==> flow/design.v <==
`timescale 1ns / 1ps
module buttoncontrol(
    input clk, rst, button,
    output reg valid_vote
);
reg [5:0] counter;                                         
always @(posedge clk) begin
    if (rst)
        counter <= 0;
    else begin
        if (button && counter < 5)         
            counter <= counter + 1;
        else if (!button)
            counter <= 0;
    end
end
always @(posedge clk) begin
    if (rst)
        valid_vote <= 1'b0;
    else begin
        if (counter == 5)                  
            valid_vote <= 1'b1;
        else
            valid_vote <= 1'b0;
    end
end
endmodule
`timescale 1ns / 1ps
module modeControl(
    input clk, rst, mode, valid_vote_casted,
    input [7:0] cand1_vote, cand2_vote, cand3_vote, cand4_vote,
    input cand1_button, cand2_button, cand3_button, cand4_button,
    output reg [7:0] leds
);
reg [5:0] counter;
always @(posedge clk) begin
    if (rst)
        counter <= 0;
    else if (valid_vote_casted)
        counter <= 1;
    else if (counter != 0 && counter < 5)  
        counter <= counter + 1;
    else
        counter <= 0;
end
always @(posedge clk) begin
    if (rst)
        leds <= 8'b00000000;
    else begin
        if (mode == 0) begin  
            if (counter > 0)
                leds <= 8'b11111111;
            else
                leds <= 8'b00000000;
        end else if (mode == 1) begin  
            if (cand1_button)
                leds <= cand1_vote;
            else if (cand2_button)
                leds <= cand2_vote;
            else if (cand3_button)
                leds <= cand3_vote;
            else if (cand4_button)
                leds <= cand4_vote;
            else
                leds <= 8'b00000000;
        end
    end
end
endmodule
`timescale 1ns / 1ps
module votelogger(
    input clk, rst,mode,
    input cand1_validvote, cand2_validvote, cand3_validvote, cand4_validvote,
    output reg [7:0] cand1_vote_recvd, cand2_vote_recvd, cand3_vote_recvd, cand4_vote_recvd
);
always @(posedge clk) begin
    if (rst) begin
        cand1_vote_recvd <= 0;
        cand2_vote_recvd <= 0;
        cand3_vote_recvd <= 0;
        cand4_vote_recvd <= 0;
    end else begin
        if (cand1_validvote & mode==0)
            cand1_vote_recvd <= cand1_vote_recvd + 1;
        else if (cand2_validvote & mode==0)
            cand2_vote_recvd <= cand2_vote_recvd + 1;
        else if (cand3_validvote& mode==0)
            cand3_vote_recvd <= cand3_vote_recvd + 1;
        else if (cand4_validvote & mode==0)
            cand4_vote_recvd <= cand4_vote_recvd + 1;
    end
end
endmodule
`timescale 1ns / 1ps
module votingMachine(
    input clk, rst, mode,
    input button1, button2, button3, button4,
    output [7:0] led
);
    wire valid_vote_c1, valid_vote_c2, valid_vote_c3, valid_vote_c4;
    wire [7:0] vote_count1, vote_count2, vote_count3, vote_count4;
    wire any_valid_vote;
    assign any_valid_vote = valid_vote_c1 | valid_vote_c2 | valid_vote_c3 | valid_vote_c4;
    buttoncontrol bc1(.clk(clk), .rst(rst), .button(button1), .valid_vote(valid_vote_c1));
    buttoncontrol bc2(.clk(clk), .rst(rst), .button(button2), .valid_vote(valid_vote_c2));
    buttoncontrol bc3(.clk(clk), .rst(rst), .button(button3), .valid_vote(valid_vote_c3));
    buttoncontrol bc4(.clk(clk), .rst(rst), .button(button4), .valid_vote(valid_vote_c4));
    votelogger vl(
        .clk(clk), .rst(rst),.mode(mode),
        .cand1_validvote(valid_vote_c1),
        .cand2_validvote(valid_vote_c2),
        .cand3_validvote(valid_vote_c3),
        .cand4_validvote(valid_vote_c4),
        .cand1_vote_recvd(vote_count1),
        .cand2_vote_recvd(vote_count2),
        .cand3_vote_recvd(vote_count3),
        .cand4_vote_recvd(vote_count4)
    );
    modeControl mc(
        .clk(clk), .rst(rst), .mode(mode),
        .valid_vote_casted(any_valid_vote),
        .cand1_vote(vote_count1),
        .cand2_vote(vote_count2),
        .cand3_vote(vote_count3),
        .cand4_vote(vote_count4),
        .cand1_button(button1),
        .cand2_button(button2),
        .cand3_button(button3),
        .cand4_button(button4),
        .leds(led)
    );
endmodule
Reports on votingMachine
The steps from the RTL of votingMachine to its reports follow in flow order.
Line numbers count from 1 in the design file above.
Library cell names are shortened.
{"block": "inputs", "design": "votingMachine", "clock": "clk", "cell_library": "sky130hd", "corner": "tt_025C_1v80"}

Elaborated design
Counts by Yosys on the flattened word-level netlist (proc, flatten, opt, wreduce; memories kept). Register bits leave out memories and registers merged into their read ports (data or address). Print and check cells are left out. Cells with the same type and inputs are merged into one.
{"block": "op_classes", "eq_ne": 8, "reduce_and_logical": 10, "n_cmp": 6, "n_logic": 12, "addsub": 9, "muxes": 20}
{"block": "ops", "cell": "2-to-1 mux 8 bit", "count": 6}
{"block": "ops", "cell": "2-to-1 mux 6 bit", "count": 8}
{"block": "ops", "cell": "adder 8 x 1 -> 8 bit with constant B", "count": 4}
{"block": "ops", "cell": "adder 6 x 1 -> 6 bit with constant B", "count": 5}
{"block": "ops", "cell": "< comparator 6 x 3 -> 1 bit with constant B", "count": 5}
{"block": "ops", "cell": "== test 6 x 3 -> 1 bit with constant B", "count": 4}
{"block": "ops", "cell": "inequality test 2 x 1 -> 1 bit with constant B", "count": 4}
{"block": "ops", "cell": "> comparator 6 x 1 -> 1 bit with constant B", "count": 1}
{"block": "ops", "cell": "nonzero test 6 bit", "count": 1}
{"block": "ops", "cell": "2-to-1 mux 1 bit", "count": 6}
{"block": "ops", "cell": "logical AND 1 bit", "count": 5}
{"block": "ops", "cell": "inverter 1 bit", "count": 5}
{"block": "ops", "cell": "bitwise AND 1 bit", "count": 4}
{"block": "ops", "cell": "AND reduction 4 bit", "count": 1}
{"block": "ops", "cell": "OR 1 bit", "count": 3}
{"block": "ops", "cell": "AND reduction 3 bit", "count": 1}
{"block": "ops", "cell": "OR reduction 3 bit", "count": 1}
{"block": "ops", "cell": "AND reduction 2 bit", "count": 1}
{"block": "bits", "regBits": 74, "input_bits": 7, "wordCells": 80, "output_inout_bits": 8}

Depth
Depth = most cells in a row (Yosys ltp): at word level without a register or memory, in the mapped netlist without a sequential cell, where the memories' decode and read muxes count.
{"block": "logic_depth", "depth_word": 5, "abc_area": 0, "depth_mapped": 6, "mapped_depth_nobuf": 6}

Netlist
The flow's flattened synthesis, as Yosys stat reports it; memories are mapped. The netlist is that of the ABC_AREA named above (0 if unset); the other value can give another one.
{"block": "types", "cell_type": "dfxtp_1", "count": 74, "type_area_um2": 1.48E+03}
{"block": "types", "cell_type": "ha_1", "count": 19, "type_area_um2": 237.728}
{"block": "types", "cell_type": "nor2_1", "count": 56, "type_area_um2": 210.202}
{"block": "types", "cell_type": "xor2_1", "count": 19, "type_area_um2": 166.41}
{"block": "types", "cell_type": "xnor2_1", "count": 15, "type_area_um2": 131.376}
{"block": "types", "cell_type": "inv_1", "count": 26, "type_area_um2": 97.594}
{"block": "types", "cell_type": "nand2b_1", "count": 15, "type_area_um2": 93.84}
{"block": "types", "cell_type": "nand4_1", "count": 13, "type_area_um2": 81.328}
{"block": "types", "cell_type": "a221o_1", "count": 8, "type_area_um2": 80.077}
{"block": "types", "cell_type": "o2111ai_1", "count": 8, "type_area_um2": 70.067}
{"block": "types", "cell_type": "a21oi_1", "count": 13, "type_area_um2": 65.062}
{"block": "types", "cell_type": "mux2i_1", "count": 6, "type_area_um2": 60.058}
{"block": "types", "cell_type": "nand2_1", "count": 14, "type_area_um2": 52.55}
{"block": "types", "cell_type": "nand3_1", "count": 10, "type_area_um2": 50.048}
{"block": "types", "cell_type": "clkbuf_1", "count": 11, "type_area_um2": 41.29}
{"block": "types", "cell_type": "and4b_1", "count": 4, "type_area_um2": 40.038}
{"block": "types", "cell_type": "nor3_1", "count": 8, "type_area_um2": 40.038}
{"block": "types", "cell_type": "o21ai_0", "count": 6, "type_area_um2": 30.029}
Not listed: further types 18, cells in them 33.
{"block": "mapped", "ff_cells": 74, "stdcells": 358, "buffers": 13, "yosys_area_um2": 3289.4, "sequential_area_um2": 1481.4}
The figures by module come from a second, unflattened synthesis with its own total; it is not the netlist above.
{"block": "unflattened", "hier_cells": 378, "area_unflattened_um2": 3494.6}
Each row is one instance without its submodules.
{"block": "by_module", "mod": "votelogger", "cells": 171, "area_um2": 1508.9, "mod_seq_area_um2": 640.6, "n_inst": 1}
{"block": "by_module", "mod": "buttoncontrol", "cells": 34, "area_um2": 322.8, "mod_seq_area_um2": 140.1, "n_inst": 4}
{"block": "by_module", "mod": "modeControl", "cells": 70, "area_um2": 686.9, "mod_seq_area_um2": 280.3, "n_inst": 1}
{"block": "by_module", "mod": "votingMachine", "cells": 1, "area_um2": 7.5, "mod_seq_area_um2": 0.0, "n_inst": 1}

Path before layout
OpenSTA on the mapped netlist: ideal clock, no wires. The path of least setup slack (recovery checks aside). Input and output delay are each 20% of the period. Register names are those of the netlist, which keeps one name where synthesis merged equal registers.
{"block": "synth_timing", "path_type": "input port to flip-flop", "start": "input port button3", "end": "register mc.leds[4]", "tclk_ns": 2.46, "in_delay_ns": 0.492, "setup_ns": 0.132, "arrival_ns": 1.433, "t_required_ns": 2.328, "path_buffers": 2, "path_slack_ns": 0.894, "path_delay_ns": 1.073, "t_first_pin_ns": 0.492, "driving_pins": 6, "period_less_setup_slack_ns": 1.566}
"path_delay_ns" is the arrival time less input delay plus setup time.
"driving_pins" counts driving pins, that of a launching flip-flop among them; a cell with two outputs on the path counts twice.
"period_less_setup_slack_ns" = period - worst setup slack (recovery checks aside). The figure is calculated, with input and output delays left at 20% of the set period.
The rows between start and end are the longest chain of elaborated cells between them; the timing report does not say that the signal goes this way. Where chains are equally long, one stands for them.
A line is the first line of the expression or statement that the cell stems from. Yosys adds cells for indexed reads and writes and turns some case tables into memories.
A register here has more assigning lines than the two given.
{"block": "synth_between", "cell_sequence": "clkbuf_1 -> nor2b_1 -> clkbuf_1 -> a221o_1 -> o2111ai_1 -> a21oi_1", "elab_chain_len": 4, "cells_between": 4, "cone_lines": 4, "classes_between": "mux (4)"}
{"block": "synth_lines", "element": "start: declaration", "line_no": 97, "rtl": "input button1, button2, button3, button4,"}
{"block": "synth_lines", "element": "2-to-1 mux 8 bit", "line_no": 60, "rtl": "else if (cand3_button)"}
{"block": "synth_lines", "element": "2-to-1 mux 8 bit", "line_no": 58, "rtl": "else if (cand2_button)"}
{"block": "synth_lines", "element": "2-to-1 mux 8 bit", "line_no": 56, "rtl": "if (cand1_button)"}
{"block": "synth_lines", "element": "2-to-1 mux 8 bit", "line_no": 50, "rtl": "if (mode == 0) begin"}
{"block": "synth_lines", "element": "end: assignment", "line_no": 57, "rtl": "leds <= cand1_vote;"}
{"block": "synth_lines", "element": "end: assignment", "line_no": 59, "rtl": "leds <= cand2_vote;"}
{"block": "synth_lines", "element": "end: declaration", "line_no": 33, "rtl": "output reg [7:0] leds"}

Timing after layout
From the final timing report of flow run A: the path of least setup slack in the routed layout; clock arrival at registers is part of the times.
{"block": "layout_timing", "path_type": "input port to flip-flop", "start": "input port button4", "end": "register mc.leds[2]", "arrival_ns": 2.04, "setup_ns": 0.06, "t_required_ns": 2.24, "tclk_ns": 1.95, "in_delay_ns": 0.39, "path_buffers": 1, "path_slack_ns": 0.20, "t_first_pin_ns": 0.39, "driving_pins": 5}
The rows between start and end are the longest chain of elaborated cells between them; the timing report does not say that the signal goes this way. Where chains are equally long, one stands for them.
A register here has more assigning lines than the two given.
{"block": "layout_between", "cell_sequence": "clkdlybuf4s50_1 -> nor2b_1 -> a221o_1 -> o2111ai_1 -> a21oi_1", "elab_chain_len": 5, "cells_between": 5, "cone_lines": 5, "classes_between": "mux (5)"}
{"block": "layout_lines", "element": "start: declaration", "line_no": 97, "rtl": "input button1, button2, button3, button4,"}
{"block": "layout_lines", "element": "2-to-1 mux 8 bit", "line_no": 62, "rtl": "else if (cand4_button)"}
{"block": "layout_lines", "element": "2-to-1 mux 8 bit", "line_no": 60, "rtl": "else if (cand3_button)"}
{"block": "layout_lines", "element": "2-to-1 mux 8 bit", "line_no": 58, "rtl": "else if (cand2_button)"}
{"block": "layout_lines", "element": "2-to-1 mux 8 bit", "line_no": 56, "rtl": "if (cand1_button)"}
{"block": "layout_lines", "element": "2-to-1 mux 8 bit", "line_no": 50, "rtl": "if (mode == 0) begin"}
{"block": "layout_lines", "element": "end: assignment", "line_no": 57, "rtl": "leds <= cand1_vote;"}
{"block": "layout_lines", "element": "end: assignment", "line_no": 59, "rtl": "leds <= cand2_vote;"}
{"block": "layout_lines", "element": "end: declaration", "line_no": 33, "rtl": "output reg [7:0] leds"}

# Flow runs of votingMachine

Module votingMachine, platform sky130hd: 2 stored runs of the flow (Yosys, OpenROAD) with differing settings, in no particular order. Input and output delays are each 20% of the period that was set; the output load is 0.01 pF.
"worstPathTime_ns": the worst setup path's part of the clock period (all of it between registers, 20% less for each end at a port) less its slack. A launch clock that arrives late makes it longer, a capture clock that arrives late makes it shorter.
"power.total_uw": no workload was simulated; the value follows from the tool's default switching activity.

{"run": "flow run A", "settings": { "period_ns": 1.95, "CORE_UTILIZATION": 70, "PLACE_DENSITY_LB_ADDON": 0.22, "CORE_ASPECT_RATIO": 1.4, "CORE_MARGIN": 6, "TNS_END_PERCENT": 15, "SLEW_MARGIN": 0, "CAP_MARGIN": 20 }, "results": { "setup_ws_ns": 0.204, "timing.hold.ws_ns": 0.427, "power.total_uw": 3003, "design_die_area_um2": 6511.6, "worstPathTime_ns": 1.36, "worst_setup_path_type": "input port to flip-flop", "yosys.chip_area_um2": 3289.4, "fin_util_pct": 83.5 }}
{"run": "flow run B", "settings": { "period_ns": 1.68, "CORE_UTILIZATION": 29, "SETUP_SLACK_MARGIN": -0.17, "PLACE_DENSITY": 0.94, "CELL_PAD_IN_SITES_GLOBAL_PLACEMENT": 1, "TNS_END_PERCENT": 75, "GPL_ROUTABILITY_DRIVEN": 1, "CTS_CLUSTER_SIZE": 58, "CTS_CLUSTER_DIAMETER": 105, "CAP_MARGIN": 10, "SLEW_MARGIN": 40, "MIN_ROUTING_LAYER": "met1", "CORE_MARGIN": 2 }, "results": { "setup_ws_ns": 0.013, "timing.hold.ws_ns": 0.423, "power.total_uw": 4029, "design_die_area_um2": 12210.2, "worstPathTime_ns": 1.67, "worst_setup_path_type": "flip-flop to flip-flop", "yosys.chip_area_um2": 3289.4, "fin_util_pct": 36.7 }}
